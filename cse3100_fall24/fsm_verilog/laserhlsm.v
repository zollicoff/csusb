==> flow/design.v <==
module LaserDistMeasurer_HLSM(clk, rst, b, s, l, D);
   input clk, rst;
   input b, s;
   output reg l;
   output reg [15:0] D;
   localparam [3:0] S0 = 0,
                    S1 = 1,
                    S2 = 2,
                    S3 = 3,
                    S4 = 4;
   reg [3:0] State;         
   reg [15:0] Dctr;         
   always @(posedge clk) begin
      if (rst) begin 
         State = S0;
      end
      else begin
         case (State) 
            S0: begin
               State = S1;
            end
            S1: begin
               if (b) begin
                  State = S2;
               end
               else if (!b) begin
                  State = S1;
               end
            end
            S2: begin
               State = S3;   
            end
            S3: begin
               if (s) begin
                  State = S4;
               end
               else if (!s) begin
                  State = S3;
               end
            end
            S4: begin
               State = S1;
            end
            default: begin
               State = S0;
            end
         endcase
      end
      case (State) 
         S0: begin
            l = 0;
            D = 0;
            Dctr = 0;
         end        
         S1: begin
            l = 0;
         end
         S2: begin
            l = 1;        
         end
         S3: begin
            l = 0;      
            Dctr = Dctr + 1; 
         end
         S4: begin
            D = Dctr >> 1;
         end    
         default: begin
            l = 0;            
            D = 0; 
            Dctr = 0;
         end
      endcase
   end
endmodule
### From RTL to reports: LaserDistMeasurer_HLSM

What the tools print for LaserDistMeasurer_HLSM, step after step.
Line numbers count from 1 in the design file above.
Not given: --

* top module: LaserDistMeasurer_HLSM
* clock: clk
* cell library: sky130hd
* timing corner: tt_025C_1v80

### Word-level counts

Yosys after proc, flatten, opt, wreduce and memory -nomap, before mapping. Memory bits, and registers merged into a memory's read port (data or address), are not among the register bits. Print and check cells are not counted. Equal cells are merged and count once.

* register bits after elaboration: 36
* input port bits: 4
* output and inout port bits: 17
* cells after elaboration: 24

* $add $sub $neg: 1
* equal/unequal tests: 8
* mux-type cells: 7
* reductions and logical operators: 4

Operators with widths (number)
* case mux 16 bit (select 2 bit): 2
* adder 16 x 1 -> 16 bit with constant B: 1
* equality test 3 x 2 -> 1 bit with constant B: 4
* case mux 3 bit (select 4 bit): 1
* equality test 3 x 1 -> 1 bit with constant B: 2
* equality test 3 bit with constant B: 2
* OR reduction 3 bit: 2
* two-way mux 3 bit: 2
* logical NOT 4 bit: 1
* OR reduction 2 bit: 1
* case mux 1 bit (select 2 bit): 1
* two-way mux 2 bit: 1

### Depth

Longest topological path by Yosys (ltp), each cell counted once; first at word level (registers and memories cut), then after technology mapping (sequential cells cut; the memories' decode and read muxes count).

* word-level depth: 7
* ABC_AREA: 0
* depth in mapped cells: 6

### Synthesis result

The flow's flattened synthesis, as Yosys stat reports it; memories are mapped. The netlist is that of the ABC_AREA named above (0 if unset); the other value can give another one.
The area totals of this step are shown rounded.

* mapped cells: 136
* mapped area: 1684 µm²
* sequential area: 1061 µm²
* flip-flops: 37
* buffer cells: 4

Cell types (number)
* sky130_fd_sc_hd__edfxtp_1: 32
* sky130_fd_sc_hd__xnor2_1: 13
* sky130_fd_sc_hd__dfxtp_1: 5
* sky130_fd_sc_hd__and2_1: 12
* sky130_fd_sc_hd__nor2_1: 17
* sky130_fd_sc_hd__nor4_1: 8
* sky130_fd_sc_hd__inv_1: 7
* sky130_fd_sc_hd__nand2_1: 7
* sky130_fd_sc_hd__nor2_2: 4
* sky130_fd_sc_hd__nand4_4: 1
* sky130_fd_sc_hd__xor2_1: 2
* sky130_fd_sc_hd__a21oi_4: 1
* sky130_fd_sc_hd__nor3_4: 1
* sky130_fd_sc_hd__buf_4: 2
* sky130_fd_sc_hd__nand3_1: 3
* sky130_fd_sc_hd__nor3_1: 3
* sky130_fd_sc_hd__ha_1: 1
* sky130_fd_sc_hd__nand2b_1: 2

Other cell types: 13; their cells: 15.

### Path before layout

Path of least setup slack by OpenSTA after synthesis, without wires, with an ideal clock, recovery checks aside; 20% of the period is set as input and as output delay. Where synthesis merged equal registers, the netlist keeps one of their names.

* path type: input -> register
* start: input s
* end: register D[0]
* period: 3.32 ns
* input delay: 0.664 ns
* launch time at the first pin: 0.664 ns
* data arrival time: 2.151 ns
* required time: 2.909 ns
* setup slack: 0.758 ns
* delay of the path: 1.898 ns
* stages on the path: 3
* buffers on the path: 0
* period reached after synthesis: 2.562 ns

"delay of the path" = arrival - input delay + setup time.
"stages on the path" counts driving pins, that of a launching flip-flop among them; a cell with two outputs on the path counts twice.
"period reached after synthesis" = period - worst setup slack (recovery checks aside). The figure is calculated, with input and output delays left at 20% of the set period.
Between the ends stands the longest chain of elaborated cells between them, by number of cells; it is not shown to be the way that was timed. Of several equally long chains one is given.
Each line given opens the expression or statement behind the cell; cells for indexed reads and writes are added by Yosys, which also makes memories of some case tables.
A register here has more assigning lines than the two given.
Only ways into the end's enable, where the timed path ends, are counted here.

* cell sequence: sky130_fd_sc_hd__nand2b_1 sky130_fd_sc_hd__a21oi_4 sky130_fd_sc_hd__o31ai_1
* length of the longest elaborated chain: 5
* elaborated cells on any way between the ends: 7
* source lines of those cells: 4

RTL lines, path after synthesis
* from (decl): RTL line 3 `input b, s;`
* two-way mux 3 bit: RTL line 34 `if (s) begin`
* case mux 3 bit (select 4 bit): RTL line 18 `case (State)`
* two-way mux 3 bit: RTL line 14 `if (rst) begin`
* equality test 3 x 2 -> 1 bit: RTL line 49 `case (State)`
* OR reduction 3 bit
* to (assign): RTL line 52 `D = 0;`
* to (assign): RTL line 66 `D = Dctr >> 1;`
* to (decl): RTL line 5 `output reg [15:0] D;`

### Path in the finished layout

Path of least setup slack in the final report of run 2 (OpenROAD, finished layout, wires in). Where an end is a register, its clock arrival counts in the times.

* path type: input -> register
* start: input s
* end: register Dctr[9]
* period: 2.91 ns
* input delay: 0.58 ns
* launch time at the first pin: 0.58 ns
* data arrival time: 2.00 ns
* required time: 2.89 ns
* setup slack: 0.89 ns
* stages on the path: 5
* buffers on the path: 2

Between the ends stands the longest chain of elaborated cells between them, by number of cells; it is not shown to be the way that was timed. Of several equally long chains one is given.
A register here has more assigning lines than the two given.
Only ways into the end's enable, where the timed path ends, are counted here.

* cell sequence: sky130_fd_sc_hd__clkdlybuf4s50_1 sky130_fd_sc_hd__nand2b_1 sky130_fd_sc_hd__a21oi_4 sky130_fd_sc_hd__or3_1 sky130_fd_sc_hd__buf_4
* length of the longest elaborated chain: 5
* elaborated cells on any way between the ends: 7
* source lines of those cells: 4

RTL lines, path after layout
* from (decl): RTL line 3 `input b, s;`
* two-way mux 3 bit: RTL line 34 `if (s) begin`
* case mux 3 bit (select 4 bit): RTL line 18 `case (State)`
* two-way mux 3 bit: RTL line 14 `if (rst) begin`
* equality test 3 bit: RTL line 49 `case (State)`
* OR reduction 3 bit
* to (assign): RTL line 53 `Dctr = 0;`
* to (assign): RTL line 63 `Dctr = Dctr + 1;`
* to (decl): RTL line 12 `reg [15:0] Dctr;`

LaserDistMeasurer_HLSM through Yosys and OpenROAD on sky130hd: 2 stored runs, unordered, with their settings and measured results. The constraints put input and output delay at 20% of the set period each and load the outputs with 0.01 pF.
"clock period achieved" is the run's clock period less its worst setup slack. It is reckoned from that one timing run; input and output delays stay at 20% of the period that was set.
By "time on the worst setup path" is meant the share of the clock period that the worst setup path is allowed (20% is reserved at inputs, 20% at outputs), minus its slack. Clock arrival times at its registers enter into it.
By "overall power" is meant OpenSTA's value without simulated activity: inputs other than the clock are taken to toggle once in ten clock periods, and the tool carries that through the logic.
Measured values are rounded.

### Run 1

Settings: `period_ns=1.88`, `CORE_UTILIZATION=70`, `SETUP_SLACK_MARGIN=0.51`, `PLACE_DENSITY=0.65`, `CELL_PAD_IN_SITES_GLOBAL_PLACEMENT=0`, `CELL_PAD_IN_SITES_DETAIL_PLACEMENT=2`, `ABC_AREA=0`, `CTS_CLUSTER_SIZE=50`, `CAP_MARGIN=25`, `MAX_ROUTING_LAYER=met5`, `CORE_MARGIN=2`, `SLEW_MARGIN=20`

No results, placement failed with DPL-0033.

### Run 2

Settings: `period_ns=2.91`, `CORE_UTILIZATION=42`, `SETUP_SLACK_MARGIN=0.35`, `PLACE_DENSITY_LB_ADDON=0.13`, `CELL_PAD_IN_SITES_GLOBAL_PLACEMENT=0`, `TNS_END_PERCENT=35`, `GPL_TIMING_DRIVEN=1`, `CTS_CLUSTER_SIZE=80`, `CAP_MARGIN=35`, `MIN_ROUTING_LAYER=met1`, `CORE_MARGIN=2`, `SLEW_MARGIN=20`

- Time on the worst setup path: 1.44 ns
- Critical path kind: input -> register
- Worst setup slack after layout: 0.890 ns
- Cell area after synthesis: 1684 µm²
- Smallest hold slack: 0.553 ns
- Overall power: 1.089 mW
- Post-route setup TNS: 0.000 ns
- Area of the die: 4532 µm²
- Clock period achieved: 2.020 ns
- Standard-cell area of the final layout: 2016 µm²
- Utilization: 51.1%
